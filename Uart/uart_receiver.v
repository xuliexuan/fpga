==> flow/design.v <==
`timescale 1ns/1ns
module uart_receiver(
    input wire              clk,
    input wire              rst_n,
    input wire              clk_16_i,  
    input wire              rxd_i,
    output reg [7:0]        rxd_data_o,
    output reg              rxd_flag_o
);
localparam  R_IDLE = 4'b0001,
            R_START = 4'b0010,
            R_SAMPLE = 4'b0100,
            R_STOP = 4'b1000;
reg [3:0]   state;   
reg     rxd_sync;
always @(posedge clk or negedge rst_n)begin
    if(rst_n == 1'b0)
        rxd_sync <= 1'b1;
    else
        rxd_sync <= rxd_i;
end
reg [3:0]   rxd_cnt;
reg [3:0]   smp_cnt;
localparam SMP_TOP  = 4'd15;
localparam SMP_GENTER = 4'd7;
always @(posedge clk or negedge rst_n)begin
    if(rst_n == 1'b0)
        state <= R_IDLE;
    else begin
        case(state)
            R_IDLE:begin
                rxd_cnt <= 4'd0;
                smp_cnt <= 4'd0;
                if (rxd_sync == 1'b0)
                    state <= R_START;
                else  
                    state <= R_IDLE;
            end
            R_START:begin
                if(clk_16_i == 1'b1)begin
                    smp_cnt <= smp_cnt + 1'b1;
                    if(smp_cnt == SMP_GENTER && rxd_sync != 1'b0) begin
                        rxd_cnt <= 4'd0;
                        state <= R_IDLE;
                    end
                    else if(smp_cnt == SMP_TOP) begin
                        rxd_cnt <= 4'd1;
                        state <= R_SAMPLE;
                    end
                    else begin
                        rxd_cnt <= 4'd0;
                        rxd_cnt <= R_START;
                    end 
                end
                else begin
                    smp_cnt <= smp_cnt;
                    state <= state;
                end 
            end
            R_SAMPLE:begin
                if(clk_16_i == 1'b1) begin
                    smp_cnt <= smp_cnt + 1'b1;
                    if(smp_cnt == SMP_TOP) begin
                        if(rxd_cnt < 4'd8) begin
                            rxd_cnt <= rxd_cnt + 1'b1;
                            state <= R_SAMPLE;
                        end 
                        else begin
                            rxd_cnt <= 4'd9;
                            state <= R_STOP;
                        end
                    end
                    else begin
                        rxd_cnt <= rxd_cnt;
                        state <= state;
                    end 
                end
                else begin
                    smp_cnt <= smp_cnt;
                    rxd_cnt <= rxd_cnt;
                    state <= state;
                end
            end
            R_STOP:begin
                if(clk_16_i == 1'b1) begin
                    smp_cnt <= smp_cnt + 1'b1;
                    if(smp_cnt == SMP_TOP && rxd_sync == 1'b1) begin
                        state <= R_IDLE;
                        rxd_cnt <= 1'b0;
                    end
                    else begin
                        rxd_cnt <= rxd_cnt;
                        state <= state;
                    end 
                end
                else begin
                    smp_cnt <= smp_cnt;
                    rxd_cnt <= rxd_cnt;
                    state <= state;
                end
            end
            default:
                state <= R_IDLE;
        endcase
    end 
end
reg [7:0]   rxd_data_r;
always @(posedge clk or negedge rst_n)begin
    if(rst_n == 1'b0)
        rxd_data_r <= 8'd0;
    else if(state == R_SAMPLE)begin
        if(clk_16_i == 1'b1 && smp_cnt == SMP_GENTER) begin
            case(rxd_cnt)
            4'd1: rxd_data_r[0] <= rxd_sync;
            4'd2: rxd_data_r[1] <= rxd_sync;
            4'd3: rxd_data_r[2] <= rxd_sync;
            4'd4: rxd_data_r[3] <= rxd_sync;
            4'd5: rxd_data_r[4] <= rxd_sync;
            4'd6: rxd_data_r[5] <= rxd_sync;
            4'd7: rxd_data_r[6] <= rxd_sync;
            4'd8: rxd_data_r[7] <= rxd_sync;
            default:;
            endcase
        end
        else
            rxd_data_r <= rxd_data_r;
    end
    else if(state == R_STOP)
        rxd_data_r <= rxd_data_r;
    else 
        rxd_data_r <= 8'd0;
end
always @(posedge clk or negedge rst_n)begin
    if(rst_n == 1'b0) begin
        rxd_data_o <= 8'd0;
        rxd_flag_o <= 1'b0;
    end
    else if(clk_16_i == 1'b1 && rxd_cnt == 4'd9 && smp_cnt == SMP_TOP) begin
        rxd_data_o <= rxd_data_r;
        rxd_flag_o <= 1'b1;
    end
    else begin
        rxd_data_o <= rxd_data_o;
        rxd_flag_o <= 1'b0;
    end 
end
endmodule
### Tool chain data of uart_receiver

The steps from the RTL of uart_receiver to its reports follow in flow order.
Lines are those of the file above, counted from 1.
Not given: n/a

| set-up | value |
|---|---|
| design top | uart_receiver |
| clock input | clk |
| library | sky130hd |
| library corner | tt_025C_1v80 |

### After elaboration

Yosys after proc, flatten, opt, wreduce and memory -nomap, before mapping. Memory bits, and registers merged into a memory's read port (data or address), are not among the register bits. Print and check cells are not counted. Equal cells are merged and count once.

| word-level totals | value |
|---|---|
| flip-flop bits (word level) | 30 |

| cells by class | value |
|---|---|
| multiplexer cells | 47 |
| reduce/logical cells | 18 |
| $add $sub $neg | 2 |
| order comparisons | 1 |
| eq/ne operators | 32 |

Operators by type and width:

| cell | count |
|---|---|
| 4-bit 2-to-1 mux | 15 |
| 4-bit case mux with 4-bit select | 2 |
| 2-bit inequality test with constant B | 14 |
| 3-bit AND reduction | 9 |
| 1-bit 2-to-1 mux | 26 |
| 4-bit by 3-bit equality test with 1-bit output with constant B | 6 |
| 4-bit equality test with constant B | 4 |
| 4-bit by 2-bit equality test with 1-bit output with constant B | 3 |
| 4-bit by 1-bit adder with 4-bit output with constant B | 2 |
| 4-bit by 1-bit equality test with 1-bit output with constant B | 2 |
| 4-bit case mux with 2-bit select | 1 |
| 7-bit AND reduction | 1 |
| 6-bit AND reduction | 1 |
| 2-bit 2-to-1 mux | 3 |
| 1-bit logical AND | 5 |
| 2-bit by 1-bit inequality test with 1-bit output with constant B | 2 |
| 4-bit < comparator with constant B | 1 |
| 4-bit nonzero test | 1 |
| 3-bit inequality test with constant B | 1 |
| 3-bit OR reduction | 1 |

### Logic depth

Yosys ltp: most cells in a row. Word level: on the elaborated netlist, between registers, memories and ports. Mapped: between sequential cells and ports; inverters and the memories' decode and read muxes count.

| depth | value |
|---|---|
| depth in word-level cells | 5 |
| ABC_AREA | 0 |
| mapped depth | 5 |

### Synthesis result

Yosys stat after the flow's synthesis: flattened, memories mapped to cells. It holds for the ABC_AREA given above (unset counts as 0); a run with the other value may have another netlist.
Totals and module areas in this step are rounded.

| synthesis totals | value |
|---|---|
| mapped flip-flops | 30 |
| standard cells after synthesis | 117 |
| buffer cells | 7 |
| mapped area | 0.00145 mm^2 |

Cells by type:

| type | count | total area (um^2) |
|---|---|---|
| sky130_fd_sc_hd__dfrtp_1 | 20 | 500.48 |
| sky130_fd_sc_hd__edfxtp_1 | 8 | 240.23 |
| sky130_fd_sc_hd__mux2_1 | 8 | 90.086 |
| sky130_fd_sc_hd__mux2i_1 | 7 | 70.067 |
| sky130_fd_sc_hd__ha_1 | 5 | 62.56 |
| sky130_fd_sc_hd__dfstp_2 | 2 | 52.55 |
| sky130_fd_sc_hd__nand4b_1 | 6 | 52.55 |
| sky130_fd_sc_hd__o21ai_0 | 10 | 50.048 |
| sky130_fd_sc_hd__nand4_1 | 4 | 25.024 |
| sky130_fd_sc_hd__mux2_2 | 2 | 22.522 |
| sky130_fd_sc_hd__nor2_1 | 6 | 22.522 |
| sky130_fd_sc_hd__inv_1 | 5 | 18.768 |
| sky130_fd_sc_hd__a22o_1 | 2 | 17.517 |
| sky130_fd_sc_hd__xnor2_1 | 2 | 17.517 |
| sky130_fd_sc_hd__nor3_4 | 1 | 16.266 |
| sky130_fd_sc_hd__clkbuf_1 | 4 | 15.014 |
| sky130_fd_sc_hd__nand3_1 | 3 | 15.014 |
| sky130_fd_sc_hd__nor2b_1 | 2 | 12.512 |

Other cell types: 18; their cells: 20.

### Path before layout

OpenSTA on the mapped netlist: ideal clock, no wires. The path of least setup slack (recovery checks aside). Input and output delay are each 20% of the period. Register names are those of the netlist, which keeps one name where synthesis merged equal registers.

| timing path post-synthesis | value |
|---|---|
| path type | register to register |
| from | reg rxd_cnt[1] |
| to | reg rxd_data_o[0] |
| data required time | 1.712 ns |
| library setup time | 0.128 ns |
| path buffers | 0 |
| driving pins on the path | 6 |
| time at the first pin | 0.000 ns |
| data arrival time | 1.355 ns |
| path slack | 0.357 ns |
| delay of the path | 1.483 ns |
| period | 1.84 ns |
| synthesis period reached | 1.483 ns |

"delay of the path" is the arrival time less input delay plus setup time.
"driving pins on the path": output pins that drive a net of the path, with the launching flip-flop's if there is one; two outputs of one cell count as two.
"synthesis period reached" is the clock period less the worst setup slack; recovery checks do not enter. This is arithmetic on one report: input and output delays are still those of the set period (20% each).
Between the ends stands the longest chain of elaborated cells between them, by number of cells; it is not shown to be the way that was timed. Of several equally long chains one is given.
Each line given opens the expression or statement behind the cell; cells for indexed reads and writes are added by Yosys, which also makes memories of some case tables.
At most two assigning lines are given for a register; there are more.

| on the way, post-synthesis | value |
|---|---|
| cells stage by stage | sky130_fd_sc_hd__edfxtp_1 -> sky130_fd_sc_hd__inv_1 -> sky130_fd_sc_hd__ha_1 -> sky130_fd_sc_hd__nand4b_1 -> sky130_fd_sc_hd__nor2_4 -> sky130_fd_sc_hd__mux2_1 |
| cells in the longest elaborated chain | 3 |

RTL lines, path post-synthesis:

| what | line | source |
|---|---|---|
| from (decl) | 22 | `reg [3:0]   rxd_cnt;` |
| from (assign) | 65 | `rxd_cnt <= rxd_cnt + 1'b1;` |
| from (assign) | 74 | `rxd_cnt <= rxd_cnt;` |
| 4-bit equality test | 138 | `else if(clk_16_i == 1'b1 && rxd_cnt == 4'd9 && smp_cnt == SMP_TOP) begin` |
| 1-bit logical AND (2 in a row) | 138 |  |
| to (assign) | 139 | `rxd_data_o <= rxd_data_r;` |
| to (assign) | 143 | `rxd_data_o <= rxd_data_o;` |
| to (decl) | 7 | `output reg [7:0]        rxd_data_o,` |

### Worst path after layout

Path of least setup slack in the final report of entry A (OpenROAD, finished layout, wires in). Where an end is a register, its clock arrival counts in the times.

| timing path after layout | value |
|---|---|
| path type | register to register |
| from | reg rxd_cnt[1] |
| to | reg rxd_data_o[6] |
| path buffers | 1 |
| data arrival time | 1.76 ns |
| library setup time | 0.11 ns |
| period | 1.84 ns |
| path slack | 0.25 ns |
| driving pins on the path | 7 |
| time at the first pin | 0.28 ns |
| data required time | 2.01 ns |

Between the ends stands the longest chain of elaborated cells between them, by number of cells; it is not shown to be the way that was timed. Of several equally long chains one is given.
At most two assigning lines are given for a register; there are more.

| on the way, after layout | value |
|---|---|
| cells stage by stage | sky130_fd_sc_hd__edfxtp_1 -> sky130_fd_sc_hd__inv_2 -> sky130_fd_sc_hd__ha_4 -> sky130_fd_sc_hd__nand4b_1 -> sky130_fd_sc_hd__nor2_4 -> sky130_fd_sc_hd__buf_4 -> sky130_fd_sc_hd__mux2_1 |
| cells in the longest elaborated chain | 3 |

RTL lines, path after layout:

| what | line | source |
|---|---|---|
| from (decl) | 22 | `reg [3:0]   rxd_cnt;` |
| from (assign) | 65 | `rxd_cnt <= rxd_cnt + 1'b1;` |
| from (assign) | 74 | `rxd_cnt <= rxd_cnt;` |
| 4-bit equality test | 138 | `else if(clk_16_i == 1'b1 && rxd_cnt == 4'd9 && smp_cnt == SMP_TOP) begin` |
| 1-bit logical AND (2 in a row) | 138 |  |
| to (assign) | 139 | `rxd_data_o <= rxd_data_r;` |
| to (assign) | 143 | `rxd_data_o <= rxd_data_o;` |
| to (decl) | 7 | `output reg [7:0]        rxd_data_o,` |

## Implementation results

Measured results for uart_receiver: 2 stored runs of the Yosys and OpenROAD flow on sky130hd. The settings differ; the order carries no meaning. The constraints put input and output delay at 20% of the set period each and load the outputs with 0.01 pF.
"worst path time" is the time allowed to the run's worst setup path (the clock period less input and output delay, where it has them) less its slack. Clock arrival times count: a late capture clock shortens it, a late launch clock lengthens it.
"total power of the final layout" rests on the timing tool's default activity at the inputs, not on a simulated workload.
Measured values are rounded.

## Entry A

==> flow/run.sh <==
#!/bin/bash
# the make line also repeats the synthesis and layout settings of config.mk as NAME=value (left out here)
make -C /OpenROAD-flow-scripts/flow DESIGN_CONFIG=/design/flow/config.mk WORK_HOME=/design/flow/orfs CLKGATE_MAP_FILE= finish
==> flow/config.mk <==
export PLATFORM = sky130hd
export DESIGN_NAME = uart_receiver
export DESIGN_NICKNAME = uart_receiver
export VERILOG_FILES = /design/flow/design.v
export SDC_FILE = /design/flow/constraint.sdc
export NUM_CORES = 4
export LEC_CHECK = 0
export CAP_MARGIN = 20
export CELL_PAD_IN_SITES_DETAIL_PLACEMENT = 1
export CORE_MARGIN = 2
export CORE_UTILIZATION = 24
export CTS_CLUSTER_DIAMETER = 311
export CTS_CLUSTER_SIZE = 77
export GPL_TIMING_DRIVEN = 1
export MAX_ROUTING_LAYER = met4
export MIN_ROUTING_LAYER = met1
export PLACE_DENSITY_LB_ADDON = 0.27
export SETUP_SLACK_MARGIN = 0.15
export SLEW_MARGIN = 20
==> flow/constraint.sdc <==
create_clock -name core_clock -period 1.84 [get_ports {clk}]
set_input_delay 0.3680 -clock core_clock [delete_from_list [all_inputs] [get_ports {clk}]]
set_output_delay 0.3680 -clock core_clock [all_outputs]
set_load 0.01 [all_outputs]

| result of entry A | value |
|---|---|
| synthesized cell area | 0.00145 mm^2 |
| die area | 0.00668 mm^2 |
| standard-cell area of the final layout | 0.00179 mm^2 |
| smallest setup slack | 0.249 ns |
| worst hold slack in the final report | 0.477 ns |
| total power of the final layout | 1250 uW |
| worst path time | 1.59 ns |
| critical path kind | register to register |

## Entry B

==> flow/run.sh <==
#!/bin/bash
# the make line also repeats the synthesis and layout settings of config.mk as NAME=value (left out here)
make -C /OpenROAD-flow-scripts/flow DESIGN_CONFIG=/design/flow/config.mk WORK_HOME=/design/flow/orfs CLKGATE_MAP_FILE= finish
==> flow/config.mk <==
export PLATFORM = sky130hd
export DESIGN_NAME = uart_receiver
export DESIGN_NICKNAME = uart_receiver
export VERILOG_FILES = /design/flow/design.v
export SDC_FILE = /design/flow/constraint.sdc
export NUM_CORES = 4
export LEC_CHECK = 0
export ABC_AREA = 0
export CAP_MARGIN = 20
export CORE_ASPECT_RATIO = 0.71
export CORE_MARGIN = 10
export CORE_UTILIZATION = 55
export CTS_CLUSTER_DIAMETER = 376
export MAX_ROUTING_LAYER = met4
export SETUP_SLACK_MARGIN = -0.02
export SLEW_MARGIN = 0
==> flow/constraint.sdc <==
create_clock -name core_clock -period 1.29 [get_ports {clk}]
set_input_delay 0.2580 -clock core_clock [delete_from_list [all_inputs] [get_ports {clk}]]
set_output_delay 0.2580 -clock core_clock [all_outputs]
set_load 0.01 [all_outputs]

| result of entry B | value |
|---|---|
| synthesized cell area | 0.00145 mm^2 |
| die area | 0.00512 mm^2 |
| standard-cell area of the final layout | 0.00207 mm^2 |
| smallest setup slack | -0.218 ns |
| worst hold slack in the final report | 0.386 ns |
| total power of the final layout | 1710 uW |
| worst path time | 1.51 ns |
| critical path kind | register to register |
