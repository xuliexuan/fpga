==> flow/design.v <==
`timescale 1ns/1ns
module uart_transfer(
    input wire          clk,
    input wire          rst_n,
    input wire          clk_16_i,
    input wire [7:0]    txd_data_i,
    input wire          txd_en_i,
    output reg          txd_o,
    output reg          txd_flag_o
);
localparam  T_IDLE = 2'b01,
            T_SEND = 2'b10;
localparam SMP_TOP  = 4'd15;
localparam SMP_GENTER = 4'd7;
reg [1:0]       state;
reg [3:0]       txd_cnt;
reg [3:0]       smp_cnt;
always @(posedge clk or negedge rst_n)begin
    if(rst_n == 1'b0)
        state <= T_IDLE;
    else begin
        case(state)
            T_IDLE:begin
                smp_cnt <= 4'd0;
                txd_cnt <= 4'd0;
                if(txd_en_i == 1'b1)
                    state <= T_SEND;
                else
                    state <= T_IDLE;
            end
            T_SEND:begin
                if(clk_16_i == 1'b1)begin
                    smp_cnt <= smp_cnt + 1'b1;
                    if(smp_cnt == SMP_TOP) begin
                        if(txd_cnt < 4'd9) begin
                            txd_cnt <= txd_cnt + 1'b1;
                            state <= T_SEND;
                        end
                        else begin
                            txd_cnt <= 1'b0;
                            state <= T_IDLE;
                        end
                    end
                    else begin
                        txd_cnt <= txd_cnt;
                        state <= state;
                    end
                end
                else begin
                    txd_cnt <= txd_cnt;
                    state <= state;
                end
            end
        endcase
    end
end 
always @(*)begin
    if(state == T_SEND)begin
        case(txd_cnt)
            4'd0:txd_o = 1'b0;
            4'd1:txd_o = txd_data_i[0];
            4'd2:txd_o = txd_data_i[1];
            4'd3:txd_o = txd_data_i[2];
            4'd4:txd_o = txd_data_i[3];
            4'd5:txd_o = txd_data_i[4];
            4'd6:txd_o = txd_data_i[5];
            4'd7:txd_o = txd_data_i[6];
            4'd8:txd_o = txd_data_i[7];
            4'd9:txd_o = 1'b1;
            default:txd_o = 1'b1;
        endcase
    end
    else 
        txd_o <= 1'b1;
end
always @(posedge clk or negedge rst_n)begin
    if(rst_n == 1'b0)
        txd_flag_o <= 1'b0;
    else if(clk_16_i == 1'b1 && txd_cnt == 4'd9 && smp_cnt == SMP_TOP)
        txd_flag_o <= 1'b1;
    else 
        txd_flag_o <= 1'b0;
end
endmodule
---- From RTL to reports: uart_transfer ----
The steps from the RTL of uart_transfer to its reports follow in flow order.
Line numbers count from 1 in the design file above.
Operators: Yosys type, input widths -> output width; for muxes data width and select width s.
Library cell names are shortened.
A cell with n/a has no value.
inputs
  design top .............................. uart_transfer
  clock input ............................. clk
  standard-cell library ................... sky130hd
  corner .................................. tt_025C_1v80

---- After elaboration ----
Source: Yosys, flattened and elaborated, memories not mapped. Widths are those after wreduce. Registers that Yosys merges into a memory's read port (data or address) are not register bits. Print and check cells do not count. Equal cells are merged and count once.
bit counts
  output and inout bits ................... 2
  input bits .............................. 12
  bits in registers ....................... 11
  elaborated cells ........................ 42
operators by class
  reduce/logical cells .................... 7
  multiplexer cells ....................... 14
  $lt $le $gt $ge ......................... 1
  add/sub/neg operators ................... 2
  eq/ne operators ......................... 14
operators with widths
  kind                 number
  $eq 4x3->1 const B   4
  $pmux 4 s2           2
  $mux 4               4
  $eq 4x4->1 const B   3
  $pmux 1 s9           1
  $add 4x1->4 const B  2
  $eq 4x2->1 const B   2
  $mux 2               4
  $reduce_and 3->1     2
  $ne 2x2->1 const B   2
  $eq 4x1->1 const B   1
  $lt 4x4->1 const B   1
  $logic_not 4->1      1
  $reduce_and 4->1     1
  $pmux 2 s2           1
  $logic_and 1x1->1    2
  $eq 2x1->1 const B   1
  $eq 2x2->1 const B   1
  $reduce_bool 2->1    1
  $mux 1               2

---- Logic depth ----
Depth = most cells in a row (Yosys ltp): at word level without a register or memory, in the mapped netlist without a sequential cell, where the memories' decode and read muxes count.
logic depth
  depth in word-level cells ............... 5
  ABC_AREA ................................ 0
  gate-level depth with buffers ........... 5
  depth with buffers taken out ............ 5

---- After synthesis ----
Yosys stat after the flow's synthesis: flattened, memories mapped to cells. It holds for the ABC_AREA given above (unset counts as 0); a run with the other value may have another netlist.
cell types
  type      number
  edfxtp_1  8
  ha_1      5
  dfrtp_1   2
  dfstp_2   1
  xnor2_1   3
  a22oi_1   3
  nand2_1   6
  nor2_1    5
  a21boi_0  2
  inv_1     4
  nand3_1   3
  or4_1     2
  nand2b_4  1
  buf_6     1
  nor3_1    2
  a21o_2    1
  a311oi_1  1
  nand4b_1  1
Other cell types: 10; their cells: 10.
mapped netlist
  cells in the netlist .................... 61
  sequential area ......................... 316.6 µm²
  buffers ................................. 2
  chip area (Yosys) ....................... 656.9 µm²
  flip-flop cells ......................... 11

---- Path before layout ----
OpenSTA on the mapped netlist: ideal clock, no wires. The path of least setup slack (recovery checks aside). Input and output delay are each 20% of the period. Register names are those of the netlist, which keeps one name where synthesis merged equal registers.
path after synthesis
  kind .................................... register -> output
  from .................................... register txd_cnt[0]
  to ...................................... output port txd_o
  path delay .............................. 1492 ps
  buffers on the path ..................... 0
  stages on the path ...................... 6
  external output delay ................... 376 ps
  data required time ...................... 1504 ps
  arrival time ............................ 1492 ps
  slack ................................... 12 ps
  period .................................. 1880 ps
  period reached after synthesis .......... 1868 ps
"path delay" is the arrival time less input delay plus setup time.
At an output port there is no setup time.
"stages on the path" counts driving pins, that of a launching flip-flop among them; a cell with two outputs on the path counts twice.
"period reached after synthesis" is the clock period less the worst setup slack; recovery checks do not enter. This is arithmetic on one report: input and output delays are still those of the set period (20% each).
Between the ends stands the longest chain of elaborated cells between them, by number of cells; it is not shown to be the way that was timed. Of several equally long chains one is given.
Each line given opens the expression or statement behind the cell; cells for indexed reads and writes are added by Yosys, which also makes memories of some case tables.
A register here has more assigning lines than the two given.
on the way, after synthesis
  cells stage by stage .................... edfxtp_1 inv_1 ha_1 or4_1 nand3_1 or4_1
  cells in the longest elaborated chain ... 3
  elaborated cells between the ends (all ways) .. 11
  RTL lines with such cells ............... 2
RTL lines, path after synthesis
  what                line  text
  start: declaration  16    reg [3:0]       txd_cnt;
  start: assignment   36    txd_cnt <= txd_cnt + 1'b1;
  start: assignment   45    txd_cnt <= txd_cnt;
  $eq 4x4->1          59    case(txd_cnt)
  $pmux 1 s9          59
  $mux 1              58    if(state == T_SEND)begin
  end: declaration    8     output reg          txd_o,

---- Worst path after layout ----
From the final timing report of run 1: the path of least setup slack in the routed layout; clock arrival at registers is part of the times.
The report prints the path's times to 10 ps; the period is as set.
path post-layout
  kind .................................... register -> output
  from .................................... register txd_cnt[1]
  to ...................................... output port txd_o
  period .................................. 1770 ps
  arrival time ............................ 1880 ps
  data required time ...................... 1420 ps
  slack ................................... -460 ps
  external output delay ................... 350 ps
  stages on the path ...................... 6
  buffers on the path ..................... 1
Between the ends stands the longest chain of elaborated cells between them, by number of cells; it is not shown to be the way that was timed. Of several equally long chains one is given.
A register here has more assigning lines than the two given.
on the way, post-layout
  cells stage by stage .................... edfxtp_1 ha_2 a22oi_1 a311oi_1 or4_4 buf_6
  cells in the longest elaborated chain ... 3
  elaborated cells between the ends (all ways) .. 11
  RTL lines with such cells ............... 2
RTL lines, path post-layout
  what                line  text
  start: declaration  16    reg [3:0]       txd_cnt;
  start: assignment   36    txd_cnt <= txd_cnt + 1'b1;
  start: assignment   45    txd_cnt <= txd_cnt;
  $eq 4x4->1          59    case(txd_cnt)
  $pmux 1 s9          59
  $mux 1              58    if(state == T_SEND)begin
  end: declaration    8     output reg          txd_o,

Subject: uart_transfer on sky130hd, stored results

Hello all,

Design uart_transfer on sky130hd. What follows are 2 stored runs of the flow, each under its own settings; their order means nothing. The constraints put input and output delay at 20% of the set period each and load the outputs with 0.01 pF.
"period reached" = clock period - worst setup slack. The figure is calculated, with input and output delays left at 20% of the set period.
"worst setup path time": the worst setup path's part of the clock period (all of it between registers, 20% less for each end at a port) less its slack. A launch clock that arrives late makes it longer, a capture clock that arrives late makes it shorter.
"overall power" rests on the timing tool's default activity at the inputs, not on a simulated workload.
"worst setup path time" is known to 10 ps.

======== run 1 ========
==> flow/run.sh <==
#!/bin/bash
# the make line also repeats the synthesis and layout settings of config.mk as NAME=value (left out here)
make -C /OpenROAD-flow-scripts/flow DESIGN_CONFIG=/design/flow/config.mk WORK_HOME=/design/flow/orfs CLKGATE_MAP_FILE= finish
==> flow/config.mk <==
export PLATFORM = sky130hd
export DESIGN_NAME = uart_transfer
export DESIGN_NICKNAME = uart_transfer
export VERILOG_FILES = /design/flow/design.v
export SDC_FILE = /design/flow/constraint.sdc
export NUM_CORES = 4
export LEC_CHECK = 0
export CAP_MARGIN = 20
export CORE_ASPECT_RATIO = 0.53
export CORE_MARGIN = 2
export CORE_UTILIZATION = 25
export CTS_CLUSTER_SIZE = 17
export GPL_TIMING_DRIVEN = 1
export PLACE_DENSITY_LB_ADDON = 0.05
export SETUP_SLACK_MARGIN = 0.04
export SLEW_MARGIN = 20
==> flow/constraint.sdc <==
create_clock -name core_clock -period 1.77 [get_ports {clk}]
set_input_delay 0.3540 -clock core_clock [delete_from_list [all_inputs] [get_ports {clk}]]
set_output_delay 0.3540 -clock core_clock [all_outputs]
set_load 0.01 [all_outputs]

-------- measured, run 1 --------
  cell area after synthesis ............... 656.9 µm²
  overall power ........................... 0.5855 mW
  area of the standard cells in the finished layout .. 1023.5 µm²
  final setup TNS ......................... -462 ps
  worst setup slack after layout .......... -462 ps
  worst setup path time ................... 1880 ps
  critical path kind ...................... register -> output
  period reached .......................... 2232 ps
  die area ................................ 3074.2 µm²
  post-layout utilization ................. 41.4%

======== run 2 ========
==> flow/run.sh <==
#!/bin/bash
# the make line also repeats the synthesis and layout settings of config.mk as NAME=value (left out here)
make -C /OpenROAD-flow-scripts/flow DESIGN_CONFIG=/design/flow/config.mk WORK_HOME=/design/flow/orfs CLKGATE_MAP_FILE= finish
==> flow/config.mk <==
export PLATFORM = sky130hd
export DESIGN_NAME = uart_transfer
export DESIGN_NICKNAME = uart_transfer
export VERILOG_FILES = /design/flow/design.v
export SDC_FILE = /design/flow/constraint.sdc
export NUM_CORES = 4
export LEC_CHECK = 0
export CAP_MARGIN = 20
export CORE_MARGIN = 2
export CORE_UTILIZATION = 34
export CTS_CLUSTER_DIAMETER = 363
export GPL_ROUTABILITY_DRIVEN = 0
export PLACE_DENSITY_LB_ADDON = 0.08
export SLEW_MARGIN = 20
==> flow/constraint.sdc <==
create_clock -name core_clock -period 3.27 [get_ports {clk}]
set_input_delay 0.6540 -clock core_clock [delete_from_list [all_inputs] [get_ports {clk}]]
set_output_delay 0.6540 -clock core_clock [all_outputs]
set_load 0.01 [all_outputs]

-------- measured, run 2 --------
  worst setup slack after layout .......... 318 ps
  cell area after synthesis ............... 656.9 µm²
  post-layout utilization ................. 46.8%
  area of the standard cells in the finished layout .. 825.8 µm²
  final setup TNS ......................... 0 ps
  worst setup path time ................... 1640 ps
  critical path kind ...................... input -> output
  die area ................................ 2299.7 µm²
  period reached .......................... 2952 ps
  overall power ........................... 0.2707 mW

Thanks
